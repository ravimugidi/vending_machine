==> flow/design.v <==
`timescale 1ns / 1ps
module vending_machine(sel_product,coin,clk,rst,change,product);
  input [1:0]sel_product,coin;
  input clk,rst;
  output reg product,change;
  parameter no_item =2'b00; 
  parameter candy=2'b01;   
  parameter cake=2'b10;    
  parameter cooldrink=2'b11;  
  parameter w=2'b00;      
  parameter x=2'b01;     
  parameter y=2'b10;    
  parameter z=2'b11;   
  reg [1:0]state;
  parameter idle=2'b00;   
  parameter a=2'b01;      
  parameter b=2'b10;     
  parameter c=2'b11;   
  reg [1:0] pro;
always@(posedge clk)	
  begin
   if(rst)
	  begin
	     state<=idle;
	     {product,change}<=2'b00;
	  end
	  else
	  begin
     case(sel_product) 
	      no_item:
			    begin
				    {product,change}<=2'b00;
				 end
			candy:begin
			        case(state)
					     idle:begin
						      if(coin==w)
								  begin
								    {product,change} <=2'b00;
									 state <=idle;
								  end
								 else if(coin==x) 
								  begin
								    {product,change} <=2'b10;
									 state <=idle;
								  end
								 else if(coin==y) 
								  begin
								    {product,change} <=2'b11;
									 state <=idle;
								  end
								else if(coin==z)
								  begin
								    {product,change} <=2'b11;
									 state <=idle; 
								  end
								else
								  begin
								    {product,change} <=2'b00;
									 state <=idle;
								  end
						    end
						default :begin
							     {product,change }<= 2'b00;
					           state <= idle;
								  end							   
					  endcase					  
			      end
			cake:begin
			       case(state)
					     a:begin
						      if(coin==w)
								  begin
								    {product,change} <=2'b00;
									 state <=a;
								  end
								else if(coin==x)
								  begin
								    {product,change} <=2'b00;
									 state <=b;
								  end
								else if(coin==y)
								  begin
								    {product,change} <=2'b10;
									 state <=idle;
								  end
								else if(coin==z)
								  begin
								    {product,change} <=2'b11;
									 state <=idle;
								  end
						    end
						  b:begin
						      if(coin==w)
								  begin
								    {product,change} <=2'b00;
									 state <=b;
								  end
								else if(coin==x)
								  begin
								    {product,change} <=2'b10;
									 state <=idle;
								  end
								else if(coin==y)
								  begin
								    {product,change} <=2'b11;
									 state <=idle;
								  end
								else if(coin==z)
								  begin
								    {product,change} <=2'b11;
									 state <=idle;
								  end
								 else
								  begin
								    {product,change} <=2'b00;
									 state <=idle;
								  end
						    end
						idle:begin
							if(coin==w)
								  begin
								    {product,change} <=2'b00;
									 state <=idle;
								  end
								else if(coin==x)
								  begin
								    {product,change} <=2'b00;
									 state <=a;
								  end
								else if(coin==y)
								  begin
								    {product,change} <=2'b10;
									 state <=b;
								  end
								else if(coin==z)
								  begin
								    {product,change} <=2'b11;
									 state <=idle;
								  end
								else
								  begin
								    {product,change} <=2'b00;
									 state <=idle;
								  end
						    end
						default:begin
							     {product,change }<= 2'b00;
								  state<=idle;
								end
					  endcase
			     end
			cooldrink:begin
			       case(state)
					     a:begin
						      if(coin==w)
								  begin
								    {product,change} <=2'b00;
									 state <=a;
								  end
								else if(coin==x)
								  begin
								    {product,change} <=2'b00;
									 state <=b;
								  end
								else if(coin==y)
								  begin
								    {product,change} <=2'b00;
									 state <=c;
								  end
								else if(coin==z)
								  begin
								    {product,change} <=2'b11;
									 state <=idle;
								  end
								else
								  begin
								    {product,change} <=2'b00;
									 state <=idle;
								  end
						    end
						  b:begin
						      if(coin==w)
								  begin
								    {product,change} <=2'b00;
									 state <=b;
								  end
								else if(coin==x)
								  begin
								    {product,change} <=2'b00;
									 state <=c;
								  end
								else if(coin==y)
								  begin
								    {product,change} <=2'b10; 
									 state <=idle;
								  end
								else if(coin==z)
								  begin
								    {product,change} <=2'b11;
									 state <=idle;
								  end
								else
								  begin
								    {product,change} <=2'b00;
									 state <=idle;
								  end
						    end
						  c:begin
						      if(coin==w)
								  begin
								    {product,change} <=2'b00;
									 state <=c;
								  end
								else if(coin==x)
								  begin
								    {product,change} <=2'b10;
									 state <=idle;
								  end
								 else if(coin==y)
								  begin
								    {product,change} <=2'b11;
									 state <=idle;
								  end
								 else if(coin==z)
								  begin
								    {product,change} <=2'b11;
									 state <=idle;
								  end
								 else
								  begin
								    {product,change} <=2'b00;
									 state <=idle;
								  end
						    end
							 idle:begin
								if(coin==w)
								  begin
								    {product,change} <=2'b00;
									 state <=idle;
								  end
								else if(coin==x)
								  begin
								    {product,change} <=2'b00;
									 state <=a;
								  end
								else if(coin==y)
								  begin
								    {product,change} <=2'b00;
									 state <=b;
								  end
								else if(coin==z)
								  begin
								    product<=1'b1;
									 change <=1'b1;
									 state <=idle;
								  end
								else
								  begin
								    {product,change} <=2'b00;
									 state <=idle;
								  end
						    end
						default:begin
							     {product,change }<= 2'b00;
								  state<=idle;
							  end
					  endcase
			     end			
	  endcase
	  end
  end
endmodule
Step by step through the tools: vending_machine. Tool output for the design above, in the order of the flow. Lines are those of the file above, counted from 1. Operators carry their Yosys type and port widths (W data, S select, Z words). The mark -- stands for no value.

Top: vending_machine. Clock port: clk. Library: sky130hd. Timing corner: tt_025C_1v80.

Word-level counts. Yosys after proc, flatten, opt, wreduce and memory -nomap, before mapping. Memory bits, and registers merged into a memory's read port (data or address), are not among the register bits. Print and check cells are not counted. Equal cells are merged and count once.

The entry for bits in registers reads 4. Bits in latches: 0. Under memory bits (writable) stands 0. For ROM bits the number is 0. The entry for word width x clocked read ports reads 0. The entry for memory cells reads 0. The entry for input bits reads 6. Under output and inout port bits stands 2. Elaborated cells: 63.

$add $sub $neg: 0. Under multipliers stands 0. The entry for div/mod/pow operators reads 0. $lt $le $gt $ge: 0. Equal/unequal tests: 10. Under shift operators stands 0. The entry for multiplexer cells reads 41. The figure for bitwise logic cells is 0. For reductions and logical operators the number is 9.

Operator list (number): $mux W2 (14); $mux W1 (18); $eq A2 B2 Y1 const B (6); $pmux W2 S3 (2); $pmux W1 S3 (3); $pmux W2 S4 (1); $pmux W1 S4 (2); $eq A2 B1 Y1 const B (3); $logic_not A2 Y1 (3); $ne A6 B6 Y1 const B (1); $reduce_and A2 Y1 (2); $reduce_bool A4 Y1 (1); $reduce_bool A3 Y1 (1); $reduce_or A3 Y1 (1); $reduce_or A2 Y1 (1); $pmux W1 S2 (1).

Logic depth. Depth = most cells in a row (Yosys ltp): at word level without a register or memory, in the mapped netlist without a sequential cell, where the memories' decode and read muxes count.

The figure for depth after elaboration is 7. For ABC_AREA the number is 0. Gate-level depth with buffers: 7. For mapped depth without buffers the number is 6.

Synthesis result. Source: synth_stat.txt of the flow (Yosys; design flattened, memories mapped). It holds for the ABC_AREA given above (unset counts as 0); a run with the other value may have another netlist. Totals and module areas in this step are rounded.

The entry for mapped cells reads 86. For cell area after synthesis the number is 690 um2. Mapped flip-flops: 6.

Cell types: sky130_fd_sc_hd__dfxtp_1 (number 6, area in all 120.115 um2); sky130_fd_sc_hd__ha_1 (number 9, area in all 112.608 um2); sky130_fd_sc_hd__buf_6 (number 4, area in all 45.043 um2); sky130_fd_sc_hd__nand2_1 (number 12, area in all 45.043 um2); sky130_fd_sc_hd__inv_1 (number 8, area in all 30.029 um2); sky130_fd_sc_hd__buf_16 (number 1, area in all 27.526 um2); sky130_fd_sc_hd__a21oi_1 (number 5, area in all 25.024 um2); sky130_fd_sc_hd__o21ai_0 (number 5, area in all 25.024 um2); sky130_fd_sc_hd__or4b_1 (number 2, area in all 20.019 um2); sky130_fd_sc_hd__a2111oi_0 (number 2, area in all 17.517 um2); sky130_fd_sc_hd__a21o_1 (number 2, area in all 15.014 um2); sky130_fd_sc_hd__nor2_1 (number 4, area in all 15.014 um2); sky130_fd_sc_hd__nor3_1 (number 3, area in all 15.014 um2); sky130_fd_sc_hd__o211ai_1 (number 2, area in all 15.014 um2); sky130_fd_sc_hd__o31ai_1 (number 2, area in all 15.014 um2); sky130_fd_sc_hd__and4bb_1 (number 1, area in all 12.512 um2); sky130_fd_sc_hd__a22o_2 (number 1, area in all 10.01 um2); sky130_fd_sc_hd__a32o_1 (number 1, area in all 10.01 um2).

Other cell types: 16; their cells: 16.

Path before layout. Path of least setup slack by OpenSTA after synthesis, without wires, with an ideal clock, recovery checks aside; 20% of the period is set as input and as output delay. Where synthesis merged equal registers, the netlist keeps one of their names.

Kind: in2reg. Start point: input port (no name shown). End point: register change. For clock period the number is 1.89 ns. External input delay: 0.378 ns. The figure for time at the first pin is 0.378 ns. The figure for arrival is 1.578 ns. Data required time: 1.820 ns. Under path slack stands 0.242 ns. The entry for delay of the path reads 1.270 ns. Stages: 5. The figure for buffers on the path is 0. For period reached after synthesis the number is 1.648 ns.

"delay of the path" = arrival - input delay + setup time. "stages": output pins that drive a net of the path, with the launching flip-flop's if there is one; two outputs of one cell count as two. "period reached after synthesis" = period - worst setup slack (recovery checks aside). The figure is calculated, with input and output delays left at 20% of the set period. The rows between start and end are the longest chain of elaborated cells between them; the timing report does not say that the signal goes this way. Where chains are equally long, one stands for them. Each line given opens the expression or statement behind the cell; cells for indexed reads and writes are added by Yosys, which also makes memories of some case tables.

Path through: sky130_fd_sc_hd__ha_1 > sky130_fd_sc_hd__or4b_1 > sky130_fd_sc_hd__a2111oi_0 > sky130_fd_sc_hd__o31ai_1 > sky130_fd_sc_hd__a21oi_1. Under cells in the longest elaborated chain stands 3.

Ends and longest elaborated chain, post-synthesis: start: declaration (RTL line 3); $eq A2 B2 Y1 (RTL line 29); $reduce_bool A4 Y1; $reduce_and A2 Y1; end: assignment (RTL line 255) `change <=1'b1;`; end: declaration (RTL line 5).

Path in the finished layout. Path of least setup slack in the final report of flow run A (OpenROAD, finished layout, wires in). Where an end is a register, its clock arrival counts in the times.

Kind: in2reg. Start point: input port (no name shown). End point: register state. For clock period the number is 1.66 ns. External input delay: 0.33 ns. The figure for time at the first pin is 0.33 ns. The figure for arrival is 1.75 ns. Data required time: 1.79 ns. Under path slack stands 0.04 ns. Stages: 8. The figure for buffers on the path is 3.

Where an end lacks its bit number, it is one bit of the signal, or one of the new flip-flops if synthesis recoded a state register. The rows between start and end are the longest chain of elaborated cells between them; the timing report does not say that the signal goes this way. Where chains are equally long, one stands for them. A register here has more assigning lines than the two given.

Path through: sky130_fd_sc_hd__dlygate4sd2_1 > sky130_fd_sc_hd__ha_2 > sky130_fd_sc_hd__buf_4 > sky130_fd_sc_hd__buf_4 > sky130_fd_sc_hd__o21ai_1 > sky130_fd_sc_hd__a21oi_2 > sky130_fd_sc_hd__a21o_1 > sky130_fd_sc_hd__a32o_1. Under cells in the longest elaborated chain stands 3.

Ends and longest elaborated chain, post-layout: start: declaration (RTL line 3); $eq A2 B2 Y1 (RTL line 29); $reduce_bool A3 Y1; $reduce_and A2 Y1; end: assignment (RTL line 24) `state<=idle;`; end: assignment (RTL line 40) `state <=idle;`; end: declaration (RTL line 14) `reg [1:0]state;`.

Measured data: module vending_machine, platform sky130hd, 2 stored runs of the flow under differing settings, order arbitrary. Input and output delays are each 20% of the period that was set; the output load is 0.01 pF. "worst setup path time": the worst setup path's part of the clock period (all of it between registers, 20% less for each end at a port) less its slack. A launch clock that arrives late makes it longer, a capture clock that arrives late makes it shorter. By "total power of the final layout" is meant OpenSTA's value without simulated activity: inputs other than the clock are taken to toggle once in ten clock periods, and the tool carries that through the logic. Results are given in rounded form.

Flow run A has these settings: period_ns 1.66; CORE_UTILIZATION 33; CAP_MARGIN 20; CORE_MARGIN 2; SLEW_MARGIN 20. The measured chip area in the Yosys report is 690 um2. The total power of the final layout reads 0.46 mW. The utilization in the final report comes to 0.5. The measured smallest hold slack is 0.45 ns. The area inside the die boundary is 2500 um2. The setup slack of the worst path comes to 0.045 ns. The worst setup path time comes to 1.28 ns. Worst setup path type: in2reg. The standard-cell area of the final layout comes to 970 um2.

Flow run B has these settings: period_ns 1.56; CORE_UTILIZATION 16; SETUP_SLACK_MARGIN 0.18; PLACE_DENSITY 0.84; CORE_ASPECT_RATIO 1.22; CELL_PAD_IN_SITES_GLOBAL_PLACEMENT 3; CELL_PAD_IN_SITES_DETAIL_PLACEMENT 2; TNS_END_PERCENT 40; ABC_AREA 1; GPL_ROUTABILITY_DRIVEN 0; CTS_CLUSTER_SIZE 56; CTS_CLUSTER_DIAMETER 320; SLEW_MARGIN 20; CAP_MARGIN 20; CORE_MARGIN 2. The measured chip area in the Yosys report is 650 um2. The total power of the final layout reads 0.63 mW. The utilization in the final report comes to 0.27. The measured smallest hold slack is 0.46 ns. The area inside the die boundary is 4600 um2. The setup slack of the worst path comes to 0.31 ns. The worst setup path time comes to 1.25 ns. Worst setup path type: reg2reg. The standard-cell area of the final layout comes to 1000 um2.
